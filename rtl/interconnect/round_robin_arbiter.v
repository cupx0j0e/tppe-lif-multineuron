==> flow/design.v <==
module round_robin_arbiter #(
    parameter integer NUM_NEURONS = 16,
    parameter integer NEURON_ID_W = 4
)(
    input  wire clk,
    input  wire rst_n,
    input  wire [NUM_NEURONS-1:0] req_valid,
    output reg  [NUM_NEURONS-1:0] req_grant,
    output reg                    spike_valid,
    output reg  [NEURON_ID_W-1:0] spike_id,
    input  wire                   spike_ready
);
    reg [NEURON_ID_W-1:0] last_grant;
    integer i;
    reg found;
    always @(*) begin
        req_grant   = '0;
        spike_valid = 1'b0;
        spike_id    = '0;
        found       = 1'b0;
        for (i = 1; i <= NUM_NEURONS; i = i + 1) begin
            int idx;
            idx = (last_grant + i) % NUM_NEURONS;
            if (req_valid[idx] && !found && spike_ready) begin
                found       = 1'b1;
                spike_valid = 1'b1;
                spike_id    = idx[NEURON_ID_W-1:0];
                req_grant[idx] = 1'b1;
            end
        end
    end
    always @(posedge clk or negedge rst_n) begin
        if (!rst_n) begin
            last_grant <= '0;
        end else if (spike_valid && spike_ready) begin
            last_grant <= spike_id;
        end
    end
endmodule
Reports on round_robin_arbiter
What the tools print for round_robin_arbiter, step after step.
Lines are those of the file above, counted from 1.
Operators carry their Yosys type and port widths (W data, S select, Z words).
Not given: --
Set-up
  top: round_robin_arbiter
  clock: clk
  cell library: sky130hd
  timing corner: tt_025C_1v80

Word-level counts
Counts by Yosys on the flattened word-level netlist (proc, flatten, opt, wreduce; memories kept). Register bits leave out memories and registers merged into their read ports (data or address); mux counts leave out enables and synchronous resets folded into registers. Print and check cells are left out. Cells with the same type and inputs are merged into one.
Bit counts
  memory bits (writable): 0
  register bits after elaboration: 4
  bits in latches: 0
  word width x clocked read ports: 0
  bits in read-only memories: 0
  cells after elaboration: 205
  memories: 0
Operators by class
  divide/modulo/power cells: 0
  multipliers: 0
  add/subtract/negate cells: 32
  order comparisons: 0
  bitwise logic cells: 45
  reductions and logical operators: 47
  equality and inequality tests: 0
  shift-type cells: 32
  mux-type cells: 48
Operators by type and width (count)
  $shift A1 B33 Y16 const A: 16
  $neg A4 Y33: 16
  $shiftx A16 B5 Y1: 16
  $mux W16: 16
  $and A16 B16 Y16: 15
  $or A16 B16 Y16: 15
  $not A16 Y16: 15
  $mux W4: 16
  $logic_and A1 B1 Y1: 32
  $add A4 B4 Y4 const B: 8
  $add A4 B3 Y4 const B: 4
  $mux W1: 16
  $logic_not A1 Y1: 15
  $add A4 B1 Y4 const B: 2
  $add A4 B2 Y4 const B: 2

Logic depth
Yosys ltp: most cells in a row. Word level: on the elaborated netlist, between registers, memories and ports. Mapped: between sequential cells and ports; inverters and the memories' decode and read muxes count.
Logic depth
  word-level depth: 65
  ABC_AREA: 1
  mapped depth: 25

Mapped cells and area
Yosys stat after the flow's synthesis: flattened, memories mapped to cells. It holds for the ABC_AREA given above (unset counts as 0); a run with the other value may have another netlist.
The area totals of this step are shown rounded.
Mapped netlist
  flip-flops: 4
  cell area after synthesis: 6100 um2
  sequential part of the area: 100 um2
  standard cells after synthesis: 1223
Cells by type
  sky130_fd_sc_hd__nand3_1: count 275, area in all 1376.32 um2
  sky130_fd_sc_hd__nor2_1: count 256, area in all 960.922 um2
  sky130_fd_sc_hd__nand2_1: count 237, area in all 889.603 um2
  sky130_fd_sc_hd__nand4_1: count 96, area in all 600.576 um2
  sky130_fd_sc_hd__inv_1: count 132, area in all 495.475 um2
  sky130_fd_sc_hd__ha_1: count 35, area in all 437.92 um2
  sky130_fd_sc_hd__nor3_1: count 53, area in all 265.254 um2
  sky130_fd_sc_hd__dfrtp_1: count 4, area in all 100.096 um2
  sky130_fd_sc_hd__nor2_4: count 7, area in all 78.826 um2
  sky130_fd_sc_hd__buf_2: count 15, area in all 75.072 um2
  sky130_fd_sc_hd__nand3_2: count 7, area in all 70.067 um2
  sky130_fd_sc_hd__o21ai_0: count 13, area in all 65.062 um2
  sky130_fd_sc_hd__xor2_2: count 4, area in all 65.062 um2
  sky130_fd_sc_hd__nand4_4: count 3, area in all 63.811 um2
  sky130_fd_sc_hd__clkbuf_1: count 16, area in all 60.058 um2
  sky130_fd_sc_hd__buf_6: count 5, area in all 56.304 um2
  sky130_fd_sc_hd__nand2_2: count 9, area in all 56.304 um2
  sky130_fd_sc_hd__nor4_1: count 7, area in all 43.792 um2
Other cell types: 19; their cells: 49.

Timing after synthesis
Path of least setup slack by OpenSTA after synthesis, without wires, with an ideal clock, recovery checks aside; 20% of the period is set as input and as output delay. Where synthesis merged equal registers, the netlist keeps one of their names.
Timing after synthesis
  path kind: register -> output
  start point: reg last_grant[2]
  end point: out req_grant[7]
  output delay: 1.240 ns
  buffers on the path: 2
  required time: 4.960 ns
  driving pins on the path: 19
  data arrival time: 3.193 ns
  clock period: 6.2 ns
  path delay: 3.193 ns
  slack: 1.767 ns
  synthesis period reached: 4.433 ns
"path delay" is the arrival time less input delay plus setup time.
A path that ends at an output port has no setup time.
"driving pins on the path" counts driving pins, that of a launching flip-flop among them; a cell with two outputs on the path counts twice.
"synthesis period reached" = period - worst setup slack (recovery checks aside). The figure is calculated, with input and output delays left at 20% of the set period.
Between the ends stands the longest chain of elaborated cells between them, by number of cells; it is not shown to be the way that was timed. Of several equally long chains one is given.
A line is the first line of the expression or statement that the cell stems from. Yosys adds cells for indexed reads and writes and turns some case tables into memories.
On the way, after synthesis
  cells stage by stage: sky130_fd_sc_hd__dfrtp_1 sky130_fd_sc_hd__inv_2 sky130_fd_sc_hd__clkbuf_1 sky130_fd_sc_hd__ha_1 sky130_fd_sc_hd__ha_1 sky130_fd_sc_hd__clkbuf_1 sky130_fd_sc_hd__inv_1 sky130_fd_sc_hd__nand3_1 sky130_fd_sc_hd__nand3_2 sky130_fd_sc_hd__nand4_2 sky130_fd_sc_hd__nor2_4 sky130_fd_sc_hd__nand4_2 sky130_fd_sc_hd__nor2_4 sky130_fd_sc_hd__nand4_4 sky130_fd_sc_hd__nor2_8 sky130_fd_sc_hd__nand2_2 sky130_fd_sc_hd__clkinv_2 sky130_fd_sc_hd__nand3_1 sky130_fd_sc_hd__nand3_1
  cells in the longest elaborated chain: 64
  elaborated cells on any way between the ends: 186
  RTL lines with such cells: 3
  classes of those cells: 32 x add/sub; 32 x shift; 31 x mux; 45 x logic; 46 x reduce/logical
Ends and longest elaborated chain, after synthesis
  start, declared: RTL line 13  | reg [NEURON_ID_W-1:0] last_grant;
  start, assigned: RTL line 34  | last_grant <= '0;
  start, assigned: RTL line 36  | last_grant <= spike_id;
  $add A4 B1 Y4: RTL line 23  | idx = (last_grant + i) % NUM_NEURONS;
  $shiftx A16 B5 Y1: RTL line 24  | if (req_valid[idx] && !found && spike_ready) begin
  $logic_and A1 B1 Y1: RTL line 24
  $mux W1: RTL line 24
  $logic_not A1 Y1: RTL line 24
  $logic_and A1 B1 Y1 x2: RTL line 24
  $mux W1: RTL line 24
  (+47 left out)
  $mux W1: RTL line 24
  $logic_not A1 Y1: RTL line 24
  $logic_and A1 B1 Y1 x2: RTL line 24
  $mux W1: RTL line 24
  $logic_not A1 Y1: RTL line 24
  $logic_and A1 B1 Y1 x2: RTL line 24
  $mux W16: RTL line 24
  end, declared: RTL line 8  | output reg  [NUM_NEURONS-1:0] req_grant,

Path in the finished layout
Path of least setup slack in the final report of run 1 (OpenROAD, finished layout, wires in). Where an end is a register, its clock arrival counts in the times.
Timing after layout
  path kind: register -> output
  start point: reg last_grant[0]
  end point: out req_grant[14]
  slack: 0.55 ns
  output delay: 1.46 ns
  data arrival time: 5.29 ns
  required time: 5.84 ns
  driving pins on the path: 21
  buffers on the path: 2
  clock period: 7.3 ns
Between the ends stands the longest chain of elaborated cells between them, by number of cells; it is not shown to be the way that was timed. Of several equally long chains one is given.
On the way, after layout
  cells stage by stage: sky130_fd_sc_hd__dfrtp_1 sky130_fd_sc_hd__inv_2 sky130_fd_sc_hd__ha_1 sky130_fd_sc_hd__nand2_1 sky130_fd_sc_hd__nand2_1 sky130_fd_sc_hd__buf_4 sky130_fd_sc_hd__nor2_1 sky130_fd_sc_hd__nor2_2 sky130_fd_sc_hd__inv_1 sky130_fd_sc_hd__nor2_1 sky130_fd_sc_hd__inv_1 sky130_fd_sc_hd__nor3_1 sky130_fd_sc_hd__nor2_1 sky130_fd_sc_hd__nand3_1 sky130_fd_sc_hd__nor2_1 sky130_fd_sc_hd__nand4_1 sky130_fd_sc_hd__nor2_1 sky130_fd_sc_hd__nand3_1 sky130_fd_sc_hd__nor2_1 sky130_fd_sc_hd__nand4_1 sky130_fd_sc_hd__clkdlybuf4s50_1
  cells in the longest elaborated chain: 64
  elaborated cells on any way between the ends: 186
  RTL lines with such cells: 3
  classes of those cells: 32 x add/sub; 32 x shift; 31 x mux; 45 x logic; 46 x reduce/logical
Ends and longest elaborated chain, after layout
  start, declared: RTL line 13  | reg [NEURON_ID_W-1:0] last_grant;
  start, assigned: RTL line 34  | last_grant <= '0;
  start, assigned: RTL line 36  | last_grant <= spike_id;
  $add A4 B1 Y4: RTL line 23  | idx = (last_grant + i) % NUM_NEURONS;
  $shiftx A16 B5 Y1: RTL line 24  | if (req_valid[idx] && !found && spike_ready) begin
  $logic_and A1 B1 Y1: RTL line 24
  $mux W1: RTL line 24
  $logic_not A1 Y1: RTL line 24
  $logic_and A1 B1 Y1 x2: RTL line 24
  $mux W1: RTL line 24
  (+47 left out)
  $mux W1: RTL line 24
  $logic_not A1 Y1: RTL line 24
  $logic_and A1 B1 Y1 x2: RTL line 24
  $mux W1: RTL line 24
  $logic_not A1 Y1: RTL line 24
  $logic_and A1 B1 Y1 x2: RTL line 24
  $mux W16: RTL line 24
  end, declared: RTL line 8  | output reg  [NUM_NEURONS-1:0] req_grant,

==> runs of round_robin_arbiter <==
round_robin_arbiter through Yosys and OpenROAD on sky130hd: 2 stored runs, unordered, with their settings and measured results. The constraints put input and output delay at 20% of the set period each and load the outputs with 0.01 pF.
By "achieved clock period" is meant the clock period of the run minus its worst setup slack. This is arithmetic on one report: input and output delays are still those of the set period (20% each).
"worst setup path time" is the time allowed to the run's worst setup path (the clock period less input and output delay, where it has them) less its slack. Clock arrival times count: a late capture clock shortens it, a late launch clock lengthens it.
The results are shown rounded.

Run 1
==> flow/run.sh <==
#!/bin/bash
# the make line also repeats the synthesis and layout settings of config.mk as NAME=value (left out here)
make -C /OpenROAD-flow-scripts/flow DESIGN_CONFIG=/design/flow/config.mk WORK_HOME=/design/flow/orfs CLKGATE_MAP_FILE= finish
==> flow/config.mk <==
export PLATFORM = sky130hd
export DESIGN_NAME = round_robin_arbiter
export DESIGN_NICKNAME = round_robin_arbiter
export VERILOG_FILES = /design/flow/design.v
export SDC_FILE = /design/flow/constraint.sdc
export NUM_CORES = 4
export LEC_CHECK = 0
export ABC_AREA = 1
export CAP_MARGIN = 20
export CELL_PAD_IN_SITES_GLOBAL_PLACEMENT = 1
export CORE_MARGIN = 2
export CORE_UTILIZATION = 29
export GPL_ROUTABILITY_DRIVEN = 0
export GPL_TIMING_DRIVEN = 1
export PLACE_DENSITY_LB_ADDON = 0.12
export SETUP_SLACK_MARGIN = -0.14
export SLEW_MARGIN = 20
==> flow/constraint.sdc <==
create_clock -name core_clock -period 7.3 [get_ports {clk}]
set_input_delay 1.4600 -clock core_clock [delete_from_list [all_inputs] [get_ports {clk}]]
set_output_delay 1.4600 -clock core_clock [all_outputs]
set_load 0.01 [all_outputs]

==> results of run 1 <==
chip area after synthesis (Yosys): 6100 um2
die area: 22000 um2
standard-cell area of the final layout: 6900 um2
utilization: 33%
worst setup slack after layout: 0.55 ns
total negative slack: 0.000 ns
worst hold slack: 0.90 ns
achieved clock period: 6.751 ns
worst setup path time: 5.29 ns
worst setup path kind: register -> output

Run 2
==> flow/run.sh <==
#!/bin/bash
# the make line also repeats the synthesis and layout settings of config.mk as NAME=value (left out here)
make -C /OpenROAD-flow-scripts/flow DESIGN_CONFIG=/design/flow/config.mk WORK_HOME=/design/flow/orfs CLKGATE_MAP_FILE= finish
==> flow/config.mk <==
export PLATFORM = sky130hd
export DESIGN_NAME = round_robin_arbiter
export DESIGN_NICKNAME = round_robin_arbiter
export VERILOG_FILES = /design/flow/design.v
export SDC_FILE = /design/flow/constraint.sdc
export NUM_CORES = 4
export LEC_CHECK = 0
export ABC_AREA = 0
export CAP_MARGIN = 20
export CELL_PAD_IN_SITES_DETAIL_PLACEMENT = 2
export CORE_ASPECT_RATIO = 1.74
export CORE_MARGIN = 2
export CORE_UTILIZATION = 35
export GPL_TIMING_DRIVEN = 1
export HOLD_SLACK_MARGIN = 0.2
export MAX_ROUTING_LAYER = met4
export PLACE_DENSITY = 0.4
export SETUP_SLACK_MARGIN = -0.63
export SLEW_MARGIN = 20
==> flow/constraint.sdc <==
create_clock -name core_clock -period 6.83 [get_ports {clk}]
set_input_delay 1.3660 -clock core_clock [delete_from_list [all_inputs] [get_ports {clk}]]
set_output_delay 1.3660 -clock core_clock [all_outputs]
set_load 0.01 [all_outputs]

==> results of run 2 <==
did not finish, routing stopped with GRT-0116
