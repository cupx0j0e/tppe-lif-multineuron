==> flow/design.v <==
`timescale 1ns/1ps
`default_nettype none
module loas_candidate_fifo #(
    parameter integer DEPTH        = 16,
    parameter integer PTR_W        = $clog2(DEPTH),
    parameter integer NEURON_ID_W  = 4,
    parameter integer COL_ID_W     = 4,
    parameter integer SCORE_W      = 4
)(
    input  wire clk,
    input  wire rst_n,
    input  wire in_valid,
    output wire in_ready,
    input  wire [NEURON_ID_W-1:0] in_neuron,
    input  wire [COL_ID_W-1:0]    in_col,
    input  wire [SCORE_W-1:0]     in_score,
    output reg  out_valid,
    input  wire out_ready,
    output reg  [NEURON_ID_W-1:0] out_neuron,
    output reg  [COL_ID_W-1:0]    out_col,
    output reg  [SCORE_W-1:0]     out_score
);
    reg [NEURON_ID_W-1:0] nmem [0:DEPTH-1];
    reg [COL_ID_W-1:0]    cmem [0:DEPTH-1];
    reg [SCORE_W-1:0]     smem [0:DEPTH-1];
    reg [PTR_W:0] wp, rp;
    assign in_ready = ((wp - rp) < DEPTH);
    always @(posedge clk or negedge rst_n) begin
        if (!rst_n) begin
            wp        <= '0;
            rp        <= '0;
            out_valid <= 1'b0;
        end
        else begin
            if (in_valid && in_ready) begin
                nmem[wp[PTR_W-1:0]] <= in_neuron;
                cmem[wp[PTR_W-1:0]] <= in_col;
                smem[wp[PTR_W-1:0]] <= in_score;
                wp <= wp + 1'b1;
            end
            if (!out_valid && wp != rp) begin
                out_valid  <= 1'b1;
                out_neuron <= nmem[rp[PTR_W-1:0]];
                out_col    <= cmem[rp[PTR_W-1:0]];
                out_score  <= smem[rp[PTR_W-1:0]];
            end
            else if (out_valid && out_ready) begin
                out_valid <= 1'b0;
                rp <= rp + 1'b1;
            end
        end
    end
endmodule
`default_nettype wire
`timescale 1ns/1ps
`default_nettype none
module loas_inner_join_parallel #(
    parameter integer T_WINDOW        = 16,
    parameter integer PARALLEL_FACTOR = 4,
    parameter integer NEURON_ID_W     = 4,
    parameter integer COL_ID_W        = 4,
    parameter integer SCORE_W         = $clog2(T_WINDOW+1)
)(
    input  wire clk,
    input  wire rst_n,
    input  wire enable,
    input  wire [NEURON_ID_W-1:0] neuron_id,
    input  wire [COL_ID_W-1:0]    col_base,
    input  wire [T_WINDOW-1:0]    spike_pattern,
    input  wire [PARALLEL_FACTOR*T_WINDOW-1:0] weight_patterns,
    input  wire [SCORE_W-1:0]     intersection_threshold,
    input  wire                   weight_valid,
    output reg                    fifo_valid,
    input  wire                   fifo_ready,
    output reg  [NEURON_ID_W-1:0] fifo_neuron,
    output reg  [COL_ID_W-1:0]    fifo_col,
    output reg  [SCORE_W-1:0]     fifo_score
);
    wire [PARALLEL_FACTOR-1:0] hit;
    wire [PARALLEL_FACTOR*SCORE_W-1:0] score;
    genvar i;
    generate
        for (i = 0; i < PARALLEL_FACTOR; i = i + 1) begin : PM_GEN
            pattern_matcher #(
                .T_WINDOW(T_WINDOW)
            ) pm (
                .input_pattern (spike_pattern),
                .weight_pattern(weight_patterns[i*T_WINDOW +: T_WINDOW]),
                .match_score   (score[i*SCORE_W +: SCORE_W])
            );
            assign hit[i] =
                (score[i*SCORE_W +: SCORE_W] >= intersection_threshold);
        end
    endgenerate
    integer k;
    reg found;
    always @(posedge clk or negedge rst_n) begin
        if (!rst_n) begin
            fifo_valid <= 1'b0;
            found      <= 1'b0;
        end
        else if (enable && weight_valid) begin
            fifo_valid <= 1'b0;
            found      <= 1'b0;
            if (fifo_ready) begin
                for (k = 0; k < PARALLEL_FACTOR; k = k + 1) begin
                    if (hit[k] && !found) begin
                        fifo_valid  <= 1'b1;
                        fifo_neuron <= neuron_id;
                        fifo_col    <= col_base + k;
                        fifo_score  <= score[k*SCORE_W +: SCORE_W];
                        found       <= 1'b1;
                    end
                end
            end
        end
    end
endmodule
`default_nettype wire
`timescale 1ns/1ps
`default_nettype none
module part_a_top #(
    parameter integer T_WINDOW        = 16,
    parameter integer PARALLEL_FACTOR = 4,
    parameter integer NEURON_ID_W     = 4,
    parameter integer COL_ID_W        = 4,
    parameter integer SCORE_W         = $clog2(T_WINDOW+1),
    parameter integer FIFO_DEPTH      = 8
)(
    input  wire clk,
    input  wire rst_n,
    input  wire                   spike_in,
    input  wire                   enable,
    input  wire                   weight_valid,
    input  wire [NEURON_ID_W-1:0] neuron_id,
    input  wire [COL_ID_W-1:0]    col_base,
    input  wire [SCORE_W-1:0]     intersection_threshold,
    input  wire [PARALLEL_FACTOR*T_WINDOW-1:0] weight_patterns,
    output wire                   cand_valid,
    output wire [NEURON_ID_W-1:0] cand_neuron,
    output wire [COL_ID_W-1:0]    cand_col,
    output wire [SCORE_W-1:0]     cand_score
);
    wire [T_WINDOW-1:0] spike_pattern;
    wire ij_valid;
    wire ij_ready;
    wire [NEURON_ID_W-1:0] ij_neuron;
    wire [COL_ID_W-1:0]    ij_col;
    wire [SCORE_W-1:0]     ij_score;
    wire fifo_ready;
    spike_compressor_temporal #(
        .T_WINDOW(T_WINDOW)
    ) u_compressor (
        .clk                (clk),
        .rst_n              (rst_n),
        .spike_in           (spike_in),
        .compressed_pattern (spike_pattern)
    );
    loas_inner_join_parallel #(
        .T_WINDOW        (T_WINDOW),
        .PARALLEL_FACTOR (PARALLEL_FACTOR),
        .NEURON_ID_W     (NEURON_ID_W),
        .COL_ID_W        (COL_ID_W),
        .SCORE_W         (SCORE_W)
    ) u_inner_join (
        .clk                    (clk),
        .rst_n                  (rst_n),
        .enable                 (enable),
        .neuron_id              (neuron_id),
        .col_base               (col_base),
        .spike_pattern          (spike_pattern),
        .weight_patterns        (weight_patterns),
        .intersection_threshold (intersection_threshold),
        .weight_valid           (weight_valid),
        .fifo_valid             (ij_valid),
        .fifo_ready             (ij_ready),
        .fifo_neuron            (ij_neuron),
        .fifo_col               (ij_col),
        .fifo_score             (ij_score)
    );
    loas_candidate_fifo #(
        .DEPTH        (FIFO_DEPTH),
        .NEURON_ID_W  (NEURON_ID_W),
        .COL_ID_W     (COL_ID_W),
        .SCORE_W      (SCORE_W)
    ) u_fifo (
        .clk          (clk),
        .rst_n        (rst_n),
        .in_valid     (ij_valid),
        .in_ready     (ij_ready),
        .in_neuron    (ij_neuron),
        .in_col       (ij_col),
        .in_score     (ij_score),
        .out_valid    (cand_valid),
        .out_ready    (fifo_ready),
        .out_neuron   (cand_neuron),
        .out_col      (cand_col),
        .out_score    (cand_score)
    );
    assign fifo_ready = 1'b1;
endmodule
`default_nettype wire
`timescale 1ns/1ps
`default_nettype none
module pattern_matcher #(
    parameter integer T_WINDOW = 16,
    parameter integer SCORE_W  = $clog2(T_WINDOW+1)
)(
    input  wire [T_WINDOW-1:0] input_pattern,
    input  wire [T_WINDOW-1:0] weight_pattern,
    output wire [SCORE_W-1:0]  match_score
);
    wire [T_WINDOW-1:0] match_bits;
    assign match_bits = input_pattern & weight_pattern;
    integer i;
    reg [SCORE_W-1:0] sum;
    always @(*) begin
        sum = '0;
        for (i = 0; i < T_WINDOW; i = i + 1)
            sum = sum + match_bits[i];
    end
    assign match_score = sum;
endmodule
`default_nettype wire 
`timescale 1ns/1ps
`default_nettype none
module spike_compressor_temporal #(
    parameter integer T_WINDOW = 16
)(
    input  wire                   clk,
    input  wire                   rst_n,
    input  wire                   spike_in,
    output reg  [T_WINDOW-1:0]    compressed_pattern
);
    always @(posedge clk or negedge rst_n) begin
        if (!rst_n) begin
            compressed_pattern <= {T_WINDOW{1'b0}};
        end
        else begin
            compressed_pattern <= {
                compressed_pattern[T_WINDOW-2:0],
                spike_in
            };
        end
    end
endmodule
`default_nettype wire
======== From RTL to reports: part_a_top ========
The steps from the RTL of part_a_top to its reports follow in flow order.
Line numbers count from 1 in the design file above.
Operators carry their Yosys type and port widths (W data, S select, Z words).
Cell names lack the library's common part.
A cell with - has no value.
design
  design top .............................. part_a_top
  clock ................................... clk
  cell library ............................ sky130hd
  library corner .......................... tt_025C_1v80

======== After elaboration ========
Counts by Yosys on the flattened word-level netlist (proc, flatten, opt, wreduce). Print and check cells are left out. Cells with the same type and inputs are merged into one.
storage and ports
  output and inout bits ................... 14
  cells after elaboration ................. 170
  input port bits ......................... 82
  register bits ........................... 156
operators by class
  bitwise operators ....................... 5
  equal/unequal tests ..................... 15
  multiplexer cells ....................... 21
  add/sub/neg operators ................... 66
  magnitude comparators ................... 5
  reduce/logical cells .................... 23
operators with widths
  cell                   number
  $add A5 B1 Y5          44
  $and A16 B16 Y16       4
  $pmux W4 S8            2
  $pmux W5 S8            1
  $lt A32 B4 Y1 const B  1
  $mux W4                8
  $eq A3 B3 Y1 const B   8
  $reduce_and A3 Y1      8
  $add A4 B1 Y5          4
  $ge A5 B5 Y1           4
  $mux W5                4
  $add A3 B1 Y4          4
  $add A2 B1 Y3          4
  $eq A3 B2 Y1 const B   4
  $add A4 B1 Y4 const B  3
  $add A1 B1 Y2          4
  $add A4 B2 Y4 const B  2
  $logic_and A1 B1 Y1    7
  $eq A3 B1 Y1 const B   2
  $logic_not A3 Y1       2
  $mux W1                6
  $sub A4 B4 Y5          1
  $reduce_and A2 Y1      2
  $ne A4 B4 Y1           1
  $reduce_and A4 Y1      1
  $reduce_bool A4 Y1     1
  $logic_not A1 Y1       2
  $not A1 Y1             1

======== Logic depth ========
Yosys ltp: most cells in a row. Word level: on the elaborated netlist, between registers, memories and ports. Mapped: between sequential cells and ports; inverters and the memories' decode and read muxes count.
depth
  depth after elaboration ................. 23
  ABC_AREA ................................ 1
  gate-level depth with buffers ........... 27

======== Mapped cells and area ========
Source: synth_stat.txt of the flow (Yosys; design flattened, memories mapped). It holds for the ABC_AREA given above (unset counts as 0); a run with the other value may have another netlist.
Totals and module areas in this step are rounded.
cells by type
  cell      number
  edfxtp_1  130
  nand2_1   226
  fa_1      40
  ha_1      60
  dfrtp_1   26
  inv_1     136
  nand3_1   62
  nor2_1    37
  a21oi_1   18
  xor2_1    8
  a41oi_1   5
  buf_2     8
  nor3_1    8
  a31oi_1   5
  inv_2     8
  o21ai_1   6
  xnor2_1   3
  nand2_2   4
Not listed: further types 17, cells in them 30.
synthesis totals
  flip-flop cells ......................... 156
  cell count .............................. 820
  chip area (Yosys) ....................... 8570 um^2
  buffer cells ............................ 15

======== Timing after synthesis ========
Source: OpenSTA report_checks on the synthesized netlist (no wires, ideal clock, input and output delay 20% of the period each), path of least setup slack; recovery checks are left aside. Register names are those of the netlist, which keeps one name where synthesis merged equal registers.
path after synthesis
  path type ............................... input-to-reg
  start point ............................. input weight_patterns[48]
  end point ............................... register u_inner_join.fifo_col[0]
  path buffers ............................ 1
  data arrival time ....................... 6805 ps
  clock period ............................ 10700 ps
  slack ................................... 3512 ps
  stages on the path ...................... 24
  required time ........................... 10318 ps
  path delay .............................. 5047 ps
  synthesis period reached ................ 7188 ps
"path delay" is the arrival time less input delay plus setup time.
"stages on the path": output pins that drive a net of the path, with the launching flip-flop's if there is one; two outputs of one cell count as two.
"synthesis period reached" is the clock period less the worst setup slack; recovery checks do not enter. This is arithmetic on one report: input and output delays are still those of the set period (20% each).
Between the ends stands the longest chain of elaborated cells between them, by number of cells; it is not shown to be the way that was timed. Of several equally long chains one is given.
Each line given opens the expression or statement behind the cell; cells for indexed reads and writes are added by Yosys, which also makes memories of some case tables.
Only ways into the end's enable, where the timed path ends, are counted here.
between the ends, after synthesis
  cell sequence ........................... nand2_1 -> inv_1 -> fa_1 -> inv_1 -> fa_1 -> fa_1 -> inv_1 -> fa_1 -> ha_1 -> fa_1 -> nand2_1 -> inv_1 -> o21ai_0 -> inv_1 -> ha_1 -> nand2_1 -> nor2_1 -> nand3_1 -> nand2_1 -> nand2_1 -> buf_4 -> nand3_1 -> nand2_1 -> nor2_1
  length of the longest elaborated chain .. 20
  elaborated cells on any way between the ends .. 20
  source lines of those cells ............. 4
RTL lines, path after synthesis
  item                         line  source
  start, declared              138   input  wire [PARALLEL_FACTOR*T_WINDOW-1:0] weight_patterns,
  $and A16 B16 Y16             214   assign match_bits = input_pattern & weight_pattern;
  $add A1 B1 Y2                220   sum = sum + match_bits[i];
  $add A2 B1 Y3                220
  $add A3 B1 Y4                220
  $add A4 B1 Y5                220
  $add A5 B1 Y5 (11 in a row)  220
  $ge A5 B5 Y1                 92
  $logic_and A1 B1 Y1          107   if (hit[k] && !found) begin
  $reduce_bool A4 Y1           -
  $reduce_and A4 Y1            -
  end, assigned                110   fifo_col    <= col_base + k;
  end, declared                76    output reg  [COL_ID_W-1:0]    fifo_col,

======== Path in the finished layout ========
From the final timing report of run 1: the path of least setup slack in the routed layout; clock arrival at registers is part of the times.
The path's times are printed in steps of 10 ps; the period is the one set.
path post-layout
  path type ............................... input-to-reg
  start point ............................. input weight_patterns[59]
  end point ............................... register u_inner_join.fifo_col[0]
  required time ........................... 5750 ps
  slack ................................... 160 ps
  stages on the path ...................... 26
  path buffers ............................ 3
  data arrival time ....................... 5590 ps
  clock period ............................ 5610 ps
Between the ends stands the longest chain of elaborated cells between them, by number of cells; it is not shown to be the way that was timed. Of several equally long chains one is given.
Only ways into the end's enable, where the timed path ends, are counted here.
between the ends, post-layout
  cell sequence ........................... buf_2 -> nand2_2 -> inv_2 -> fa_1 -> fa_1 -> inv_2 -> fa_1 -> inv_1 -> fa_1 -> ha_2 -> fa_2 -> nand2_2 -> inv_2 -> o21ai_4 -> inv_2 -> ha_4 -> nand2_4 -> nor2_4 -> nand3_2 -> nand2_2 -> nand2_4 -> nand3_4 -> nand2_4 -> nor2_4 -> buf_6 -> buf_12
  length of the longest elaborated chain .. 10
  elaborated cells on any way between the ends .. 10
  source lines of those cells ............. 4
RTL lines, path post-layout
  item                        line  source
  start, declared             138   input  wire [PARALLEL_FACTOR*T_WINDOW-1:0] weight_patterns,
  $and A16 B16 Y16            214   assign match_bits = input_pattern & weight_pattern;
  $add A5 B1 Y5 (5 in a row)  220   sum = sum + match_bits[i];
  $ge A5 B5 Y1                92
  $logic_and A1 B1 Y1         107   if (hit[k] && !found) begin
  $reduce_bool A4 Y1          -
  $reduce_and A4 Y1           -
  end, assigned               110   fifo_col    <= col_base + k;
  end, declared               76    output reg  [COL_ID_W-1:0]    fifo_col,

Flow measurements of part_a_top on sky130hd: 2 stored runs with different settings, listed in no order. Input and output delays are each 20% of the period that was set; the output load is 0.01 pF.
"achieved period": clock period set for the run, less the worst setup slack. It is reckoned from that one timing run; input and output delays stay at 20% of the period that was set.
"worst setup path time" means the part of the period allowed to the worst setup path (the constraints hold back 20% at inputs and 20% at outputs) less its slack; where the path has registers, the arrival times of their clocks count too.
By "total power of the final layout" is meant OpenSTA's value without simulated activity: inputs other than the clock are taken to toggle once in ten clock periods, and the tool carries that through the logic.
"worst setup path time" is given in steps of 10 ps.
Results are given in rounded form.

---- run 1 ----
settings
  period_ns = 5.61
  CORE_UTILIZATION = 46
  SETUP_SLACK_MARGIN = 0.94
  PLACE_DENSITY_LB_ADDON = 0.28
  CORE_ASPECT_RATIO = 0.74
  CORE_MARGIN = 2
  ABC_AREA = 1
  SLEW_MARGIN = 20
  MIN_ROUTING_LAYER = met1
  CAP_MARGIN = 20
results
  total power of the final layout ......... 4.88 mW
  setup TNS ............................... 0 ps
  die footprint ........................... 19800 um^2
  utilization after routing ............... 0.615
  achieved period ......................... 5454 ps
  mapped cell area after synthesis ........ 8570 um^2
  worst setup path time ................... 4330 ps
  worst setup path kind ................... input-to-reg
  worst setup slack after layout .......... 156 ps

---- run 2 ----
settings
  period_ns = 6.62
  CORE_UTILIZATION = 47
  SETUP_SLACK_MARGIN = 0.72
  PLACE_DENSITY_LB_ADDON = 0.27
  TNS_END_PERCENT = 15
  GPL_TIMING_DRIVEN = 0
  CAP_MARGIN = 25
  MIN_ROUTING_LAYER = met2
  MAX_ROUTING_LAYER = met4
  CORE_MARGIN = 2
  SLEW_MARGIN = 20
results
  total power of the final layout ......... 4.19 mW
  setup TNS ............................... 0 ps
  die footprint ........................... 18500 um^2
  utilization after routing ............... 0.629
  achieved period ......................... 5925 ps
  mapped cell area after synthesis ........ 8210 um^2
  worst setup path time ................... 4600 ps
  worst setup path kind ................... input-to-reg
  worst setup slack after layout .......... 695 ps
