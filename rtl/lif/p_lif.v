==> flow/design.v <==
module p_lif #(
    parameter integer VMEM_W = 16,
    parameter integer NEURON_ID_W = 4
)(
    input  wire                   clk,
    input  wire                   rst_n,
    input  wire                   scan_start_en,
    input  wire [VMEM_W-1:0]      vmem,
    input  wire [VMEM_W-1:0]      threshold,
    input  wire [NEURON_ID_W-1:0] neuron_id,
    output reg                    spike,
    output reg                    reset_vmem,
    output reg  [NEURON_ID_W-1:0] spike_id
);
    reg fired;
    reg [VMEM_W-1:0] vmem_prev;
    always @(posedge clk or negedge rst_n) begin
        if (!rst_n) begin
            spike      <= 0;
            reset_vmem <= 0;
            fired      <= 0;
            vmem_prev  <= 0;
        end
        else begin
            vmem_prev <= vmem;
            spike      <= 0;
            reset_vmem <= 0;
            if (scan_start_en) begin
                if (!fired && vmem_prev >= threshold) begin
                    spike      <= 1;
                    reset_vmem <= 1;
                    spike_id   <= neuron_id;
                    fired      <= 1;
                end else begin
                    fired <= 0;   
                end
            end
            else if (!fired && vmem >= threshold) begin
                spike      <= 1;
                reset_vmem <= 1;
                spike_id   <= neuron_id;
                fired      <= 1;
            end
        end
    end
endmodule
# From RTL to reports: p_lif
# What the tools print for p_lif, step after step.
# Line numbers count from 1 in the design file above.
# Cell names lack the library's common part.
# The mark - stands for no value.
# inputs
design,p_lif
clock,clk
library,sky130hd
pvt_corner,tt_025C_1v80

# Elaborated design
# Source: Yosys, flattened and elaborated, memories not mapped. Widths are those after wreduce. Registers that Yosys merges into a memory's read port (data or address) are not register bits. Print and check cells do not count. Equal cells are merged and count once.
# classes
cmp,2
eq_ne,1
n_mux,8
reduce_and_logical,5
# ops
operator,n
16-bit >= comparator,2
4-bit two-way mux,3
1-bit two-way mux,5
3-bit AND reduction,1
1-bit logical AND,2
2-bit by 1-bit inequality test with 1-bit output with constant B,1
2-bit nonzero test,1
1-bit logical NOT,1
# word_totals
register_bits,22
input_bits,39
out_inout_bits,6
word_cells,20

# Logic depth
# Depth = most cells in a row (Yosys ltp): at word level without a register or memory, in the mapped netlist without a sequential cell, where the memories' decode and read muxes count.
# depth
depth_word,4
abc_area,0
mapped_depth,7
mapped_depth_nobuf,7

# Synthesis result
# Source: synth_stat.txt of the flow (Yosys; design flattened, memories mapped). It holds for the ABC_AREA given above (unset counts as 0); a run with the other value may have another netlist.
# types
cell_type,n
dfrtp_1,18
ha_1,32
edfxtp_1,4
inv_1,21
a211oi_1,4
a21o_1,4
o21ai_0,6
a21oi_1,5
nand4_1,4
and4_1,2
a221oi_2,1
nand3_1,3
o211ai_1,2
nor3b_2,1
a41o_1,1
o211a_1,1
a41oi_1,1
o41ai_1,1
# Not listed: further types 8, cells in them 9.
# mapped
cell_count,120
area_mm2,0.001355
seqArea_mm2,0.0005705
ffs,22

# Worst setup path after synthesis
# Path of least setup slack by OpenSTA after synthesis, without wires, with an ideal clock, recovery checks aside; 20% of the period is set as input and as output delay. Where synthesis merged equal registers, the netlist keeps one of their names.
# synth_path
path_type,input -> register
startpoint,input threshold[13]
endpoint,register spike_id[0]
period_ns,3.12
setup_time_ns,0.333
launch_ns,0.624
arrival_ns,2.014
required_time_ns,2.787
setup_slack_ns,0.774
delay_ns,1.723
driving_pins,7
n_path_buf,0
synth_period_reached_ns,2.346
# "delay_ns" = arrival - input delay + setup time.
# "driving_pins" counts driving pins, that of a launching flip-flop among them; a cell with two outputs on the path counts twice.
# "synth_period_reached_ns" = period - worst setup slack (recovery checks aside). The figure is calculated, with input and output delays left at 20% of the set period.
# The rows between start and end are the longest chain of elaborated cells between them; the timing report does not say that the signal goes this way. Where chains are equally long, one stands for them.
# Each line given opens the expression or statement behind the cell; cells for indexed reads and writes are added by Yosys, which also makes memories of some case tables.
# Only ways into the end's enable, where the timed path ends, are counted here.
# synth_via
path_cell_list,inv_1 > ha_1 > nand4_1 > or3_1 > a221oi_2 > o41ai_1 > nor3b_2
elab_chain_len,4
cells_between,7
lines_between,2
# synth_lines
item,line,text
from (decl),9,"input  wire [VMEM_W-1:0]      threshold,"
16-bit >= comparator,29,if (!fired && vmem_prev >= threshold) begin
1-bit logical AND,29,
2-bit by 1-bit inequality test with 1-bit output,-,
3-bit AND reduction,-,
to (assign),32,spike_id   <= neuron_id;
to (assign),41,spike_id   <= neuron_id;
to (decl),13,output reg  [NEURON_ID_W-1:0] spike_id

# Worst path after layout
# From the final timing report of run 1: the path of least setup slack in the routed layout; clock arrival at registers is part of the times.
# layout_path
path_type,input -> register
startpoint,input threshold[13]
endpoint,register spike_id[2]
period_ns,3.06
setup_time_ns,0.32
launch_ns,0.61
arrival_ns,2.61
required_time_ns,3.01
setup_slack_ns,0.39
driving_pins,8
n_path_buf,1
# The rows between start and end are the longest chain of elaborated cells between them; the timing report does not say that the signal goes this way. Where chains are equally long, one stands for them.
# Only ways into the end's enable, where the timed path ends, are counted here.
# layout_via
path_cell_list,clkdlybuf4s50_1 > inv_1 > ha_1 > nand4_1 > or3_1 > a221oi_2 > o41ai_1 > nor3b_2
elab_chain_len,4
cells_between,7
lines_between,2
# layout_lines
item,line,text
from (decl),9,"input  wire [VMEM_W-1:0]      threshold,"
16-bit >= comparator,29,if (!fired && vmem_prev >= threshold) begin
1-bit logical AND,29,
2-bit by 1-bit inequality test with 1-bit output,-,
3-bit AND reduction,-,
to (assign),32,spike_id   <= neuron_id;
to (assign),41,spike_id   <= neuron_id;
to (decl),13,output reg  [NEURON_ID_W-1:0] spike_id

Subject: flow runs of p_lif

Hi,

2 stored runs of p_lif in the flow (synthesis by Yosys, layout by OpenROAD, sky130hd cells), in arbitrary order. Constraints: input delay and output delay 20% of the set period each, output load 0.01 pF.
"period_less_ws_ns": clock period set for the run, less the worst setup slack. It is reckoned from that one timing run; input and output delays stay at 20% of the period that was set.
By "worst_setup_path_time_ns" is meant the share of the clock period that the worst setup path is allowed (20% is reserved at inputs, 20% at outputs), minus its slack. Clock arrival times at its registers enter into it.
By "design_power_mw" is meant OpenSTA's value without simulated activity: inputs other than the clock are taken to toggle once in ten clock periods, and the tool carries that through the logic.

Run 1, flow files:
==> flow/run.sh <==
#!/bin/bash
# the make line also repeats the synthesis and layout settings of config.mk as NAME=value (left out here)
make -C /OpenROAD-flow-scripts/flow DESIGN_CONFIG=/design/flow/config.mk WORK_HOME=/design/flow/orfs CLKGATE_MAP_FILE= finish
==> flow/config.mk <==
export PLATFORM = sky130hd
export DESIGN_NAME = p_lif
export DESIGN_NICKNAME = p_lif
export VERILOG_FILES = /design/flow/design.v
export SDC_FILE = /design/flow/constraint.sdc
export NUM_CORES = 4
export LEC_CHECK = 0
export ABC_AREA = 0
export CAP_MARGIN = 20
export CELL_PAD_IN_SITES_GLOBAL_PLACEMENT = 1
export CORE_MARGIN = 2
export CORE_UTILIZATION = 16
export GPL_TIMING_DRIVEN = 1
export MAX_ROUTING_LAYER = met5
export PLACE_DENSITY_LB_ADDON = 0.28
export SLEW_MARGIN = 20
export TNS_END_PERCENT = 80
==> flow/constraint.sdc <==
create_clock -name core_clock -period 3.06 [get_ports {clk}]
set_input_delay 0.6120 -clock core_clock [delete_from_list [all_inputs] [get_ports {clk}]]
set_output_delay 0.6120 -clock core_clock [all_outputs]
set_load 0.01 [all_outputs]

==> results of run 1, as CSV <==
result,value
ys_area_mm2,0.001355
dieArea_mm2,0.0092208
stdcell_area_mm2,0.0019869
utilization_pct,24.2
setup_worst_slack_ns,0.393
setup_tns_ns,0.000
worst_hold_slack_ns,0.546
design_power_mw,0.7057
period_less_ws_ns,2.667
worst_setup_path_time_ns,2.06
worst_setup_path_type,"input -> register"

Run 2, flow files:
==> flow/run.sh <==
#!/bin/bash
# the make line also repeats the synthesis and layout settings of config.mk as NAME=value (left out here)
make -C /OpenROAD-flow-scripts/flow DESIGN_CONFIG=/design/flow/config.mk WORK_HOME=/design/flow/orfs CLKGATE_MAP_FILE= finish
==> flow/config.mk <==
export PLATFORM = sky130hd
export DESIGN_NAME = p_lif
export DESIGN_NICKNAME = p_lif
export VERILOG_FILES = /design/flow/design.v
export SDC_FILE = /design/flow/constraint.sdc
export NUM_CORES = 4
export LEC_CHECK = 0
export ABC_AREA = 1
export CAP_MARGIN = 20
export CORE_MARGIN = 2
export CORE_UTILIZATION = 19
export GPL_ROUTABILITY_DRIVEN = 1
export MAX_ROUTING_LAYER = met5
export PLACE_DENSITY_LB_ADDON = 0.25
export SETUP_SLACK_MARGIN = 0.72
export SLEW_MARGIN = 20
export TNS_END_PERCENT = 100
==> flow/constraint.sdc <==
create_clock -name core_clock -period 2.63 [get_ports {clk}]
set_input_delay 0.5260 -clock core_clock [delete_from_list [all_inputs] [get_ports {clk}]]
set_output_delay 0.5260 -clock core_clock [all_outputs]
set_load 0.01 [all_outputs]

==> results of run 2, as CSV <==
result,value
ys_area_mm2,0.0014551
dieArea_mm2,0.008375
stdcell_area_mm2,0.002376
utilization_pct,32.4
setup_worst_slack_ns,0.848
setup_tns_ns,0.000
worst_hold_slack_ns,0.404
design_power_mw,0.9876
period_less_ws_ns,1.782
worst_setup_path_time_ns,1.26
worst_setup_path_type,"input -> register"

Regards
